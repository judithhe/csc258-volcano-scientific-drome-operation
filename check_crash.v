==> flow/design.v <==
module check_crash(
    input resetn,
    input clk,
    input [9:0] plane_y,
    input [9:0] mountain1_x,
    input [9:0] mountain1_y,
    input [9:0] mountain2_x,
    input [9:0] mountain2_y,
    input [9:0] lava_x,
    input [9:0] lava_y,
	 output reg [2:0]life,
    output game_over
    );
	wire crash;
	wire [9:0]plane_x;
	assign plane_x = 9'd100;
	assign crash = ((plane_y+9'd16 >= mountain1_y) && (plane_x+9'd16 >= mountain1_x) && (plane_x<= mountain1_x+50))
				|| (((plane_y+9'd16 >= mountain2_y) && (plane_x+9'd16 >= mountain2_x) && (plane_x<= mountain2_x+50)))
				|| ((( plane_x<= lava_x+8'd16)&& ( plane_x>= lava_x))&& ((plane_y<=lava_y+9'd16) && (plane_y>=lava_y)));
	always @(posedge clk, negedge resetn) 
	begin
		if(~resetn) life<=3'd3;
		else if (crash && life >0) life <= life-1;
	end
	assign game_over = (~resetn || life<= 3'd0)? 1'b1 : 1'b0;
endmodule
# --- Step by step through the tools: check_crash ---
# Tool output for the design above, in the order of the flow.
# Line numbers count from 1 in the design file above.
# Library cell names are shortened.
design:
  top_module: "check_crash"
  clock_port: "clk"
  cell_library: "sky130hd"
  corner: "tt_025C_1v80"

# --- Word-level counts ---
# Source: Yosys, flattened and elaborated, memories not mapped. Widths are those after wreduce; folded enables and synchronous resets count as part of the registers. Registers that Yosys merges into a memory's read port (data or address) are not register bits. Print and check cells do not count. Equal cells are merged and count once.
word_totals:
  ff_bits: 3
  input_bits: 72
  wordCells: 32
op_classes:
  add_sub_neg: 6
  compare: 12
  mux: 1
  logic: 1
  reduce_and_logical: 11
op_table:
  columns: ["cell", "n"]
  rows:
  - ["10-bit greater-or-equal comparator", 3]
  - ["10-bit by 5-bit adder with 10-bit output with constant B", 3]
  - ["7-bit by 10-bit greater-or-equal comparator with 1-bit output with constant A", 3]
  - ["10-bit by 6-bit adder with 11-bit output with constant B", 2]
  - ["7-bit by 11-bit less-or-equal comparator with 1-bit output with constant A", 2]
  - ["10-bit less-or-equal comparator", 1]
  - ["7-bit by 10-bit less-or-equal comparator with 1-bit output with constant A", 1]
  - ["1-bit logical AND", 8]
  - ["1-bit logical OR", 3]
  - ["3-bit by 1-bit subtractor with 3-bit output with constant B", 1]
  - ["3-bit by 1-bit > comparator with 1-bit output with constant B", 1]
  - ["3-bit by 1-bit less-or-equal comparator with 1-bit output with constant B", 1]
  - ["1-bit inverter", 1]
  - ["1-bit 2-to-1 mux", 1]

# --- Logic depth ---
# Depth = most cells in a row (Yosys ltp): at word level without a register or memory, in the mapped netlist without a sequential cell, where the memories' decode and read muxes count.
logic_depth:
  depth_word: 7
  abc_area: 0
  ltp_mapped: 11
  ltp_nobuf: 11

# --- Synthesis result ---
# The flow's flattened synthesis, as Yosys stat reports it; memories are mapped. The netlist is that of the ABC_AREA named above (0 if unset); the other value can give another one.
types:
  columns: ["type", "n", "type_area_um2"]
  rows:
  - ["ha_1", 47, 588.064]
  - ["inv_1", 39, 146.39]
  - ["xnor2_1", 7, 61.309]
  - ["a21oi_1", 11, 55.053]
  - ["dfstp_2", 2, 52.55]
  - ["nand3_1", 10, 50.048]
  - ["o21a_1", 6, 45.043]
  - ["o2111ai_1", 5, 43.792]
  - ["nand2b_1", 6, 37.536]
  - ["nand2_1", 9, 33.782]
  - ["nor2_1", 8, 30.029]
  - ["o211ai_1", 4, 30.029]
  - ["xor2_1", 3, 26.275]
  - ["dfrtp_1", 1, 25.024]
  - ["nand4_1", 4, 25.024]
  - ["nor3_1", 5, 25.024]
  - ["o21ai_1", 5, 25.024]
  - ["a211oi_1", 3, 22.522]
# Other cell types: 21; their cells: 29.
mapped:
  mapped_cells: 204
  synth_area_mm2: 0.001554
  seq_area_mm2: 0.0000776
  flip_flops: 3
  buffers: 0

# --- Worst setup path after synthesis ---
# OpenSTA on the mapped netlist: ideal clock, no wires. The path of least setup slack (recovery checks aside). Input and output delay are each 20% of the period. Register names are those of the netlist, which keeps one name where synthesis merged equal registers.
synth_timing:
  path_kind: "input -> register"
  startpoint: "input lava_y[4]"
  endpoint: "register life[1]"
  period_ps: 3080
  input_delay_ps: 616
  setup_ps: 75
  launch_ps: 616
  t_arrival_ps: 2417
  t_required_ps: 3005
  slack_ps: 588
  path_delay_ps: 1876
  path_stages: 11
  synth_period_reached_ps: 2492
# "path_delay_ps" is the arrival time less input delay plus setup time.
# "path_stages": output pins that drive a net of the path, with the launching flip-flop's if there is one; two outputs of one cell count as two.
# "synth_period_reached_ps" = period - worst setup slack (recovery checks aside). The figure is calculated, with input and output delays left at 20% of the set period.
# Between the ends stands the longest chain of elaborated cells between them, by number of cells; it is not shown to be the way that was timed. Of several equally long chains one is given.
# Each line given opens the expression or statement behind the cell; cells for indexed reads and writes are added by Yosys, which also makes memories of some case tables.
synth_via:
  cell_sequence: "inv_1 > nor3_1 > nand3_1 > xnor2_1 > ha_1 > nand4_1 > nand2b_1 > a21oi_1 > o2111ai_1 > a31oi_4 > mux2i_1"
  elab_chain_cells: 6
synth_rtl:
  columns: ["element", "line", "rtl"]
  rows:
  - ["start, declared", 10, "input [9:0] lava_y,"]
  - ["10-bit by 5-bit adder with 10-bit output", 19, "|| ((( plane_x<= lava_x+8'd16)&& ( plane_x>= lava_x))&& ((plane_y<=lava_y+9'd16) && (plane_y>=lava_y)));"]
  - ["10-bit less-or-equal comparator", 19, null]
  - ["1-bit logical AND (2 in a row)", 19, null]
  - ["1-bit logical OR", 17, "assign crash = ((plane_y+9'd16 >= mountain1_y) && (plane_x+9'd16 >= mountain1_x) && (plane_x<= mountain1_x+50) ..."]
  - ["1-bit logical AND", 23, "else if (crash && life >0) life <= life-1;"]
  - ["end, assigned", 22, "if(~resetn) life<=3'd3;"]
  - ["end, assigned", 23, null]
  - ["end, declared", 11, "output reg [2:0]life,"]

# --- Path in the finished layout ---
# Path of least setup slack in the final report of run 1 (OpenROAD, finished layout, wires in). Where an end is a register, its clock arrival counts in the times.
# The path's times are printed in steps of 10 ps; the period is the one set.
layout_timing:
  path_kind: "input -> register"
  startpoint: "input lava_y[8]"
  endpoint: "register life[1]"
  period_ps: 2730
  input_delay_ps: 550
  setup_ps: 70
  launch_ps: 550
  t_arrival_ps: 2690
  t_required_ps: 2870
  slack_ps: 180
  path_stages: 10
# Between the ends stands the longest chain of elaborated cells between them, by number of cells; it is not shown to be the way that was timed. Of several equally long chains one is given.
layout_via:
  cell_sequence: "clkdlybuf4s50_1 > nand3_2 > xnor2_1 > ha_1 > nand4_1 > nand2b_4 > a21oi_2 > o2111ai_2 > a31oi_4 > mux2i_1"
  elab_chain_cells: 6
layout_rtl:
  columns: ["element", "line", "rtl"]
  rows:
  - ["start, declared", 10, "input [9:0] lava_y,"]
  - ["10-bit by 5-bit adder with 10-bit output", 19, "|| ((( plane_x<= lava_x+8'd16)&& ( plane_x>= lava_x))&& ((plane_y<=lava_y+9'd16) && (plane_y>=lava_y)));"]
  - ["10-bit less-or-equal comparator", 19, null]
  - ["1-bit logical AND (2 in a row)", 19, null]
  - ["1-bit logical OR", 17, "assign crash = ((plane_y+9'd16 >= mountain1_y) && (plane_x+9'd16 >= mountain1_x) && (plane_x<= mountain1_x+50) ..."]
  - ["1-bit logical AND", 23, "else if (crash && life >0) life <= life-1;"]
  - ["end, assigned", 22, "if(~resetn) life<=3'd3;"]
  - ["end, assigned", 23, null]
  - ["end, declared", 11, "output reg [2:0]life,"]

# Stored flow runs of check_crash (2 of them; Yosys, OpenROAD, sky130hd). They differ in their settings and are not a sequence. Constraints: input delay and output delay 20% of the set period each, output load 0.01 pF.
# "clock_period_reached_ps": clock period set for the run, less the worst setup slack. It is reckoned from that one timing run; input and output delays stay at 20% of the period that was set.
# "worstPathTime_ps" is the time allowed to the run's worst setup path (the clock period less input and output delay, where it has them) less its slack. Clock arrival times count: a late capture clock shortens it, a late launch clock lengthens it.
# "worstPathTime_ps" is given in steps of 10 ps.
runs:
  - name: "run 1"
    settings:
      period_ns: 2.73
      CORE_UTILIZATION: 20
      SETUP_SLACK_MARGIN: 0.05
      PLACE_DENSITY_LB_ADDON: 0.03
      CORE_MARGIN: 10
      TNS_END_PERCENT: 5
      CTS_CLUSTER_SIZE: 88
      CAP_MARGIN: 0
      SLEW_MARGIN: 20
    results:
      synthesis_area_mm2: 0.001554
      die_area_mm2: 0.0116953
      post_route_util_pct: 36.8
      worst_setup_slack_ps: 177
      setup_tns_ps: 0
      clock_period_reached_ps: 2553
      worstPathTime_ps: 2010
      path_kind: "input -> register"
  - name: "run 2"
    settings:
      period_ns: 2.35
      SETUP_SLACK_MARGIN: 0.63
      CAP_MARGIN: 20
      CORE_MARGIN: 2
      CORE_UTILIZATION: 40
      SLEW_MARGIN: 20
    results:
      synthesis_area_mm2: 0.001554
      die_area_mm2: 0.0043997
      post_route_util_pct: 80.9
      worst_setup_slack_ps: -30
      setup_tns_ps: -30
      clock_period_reached_ps: 2380
      worstPathTime_ps: 1910
      path_kind: "input -> register"
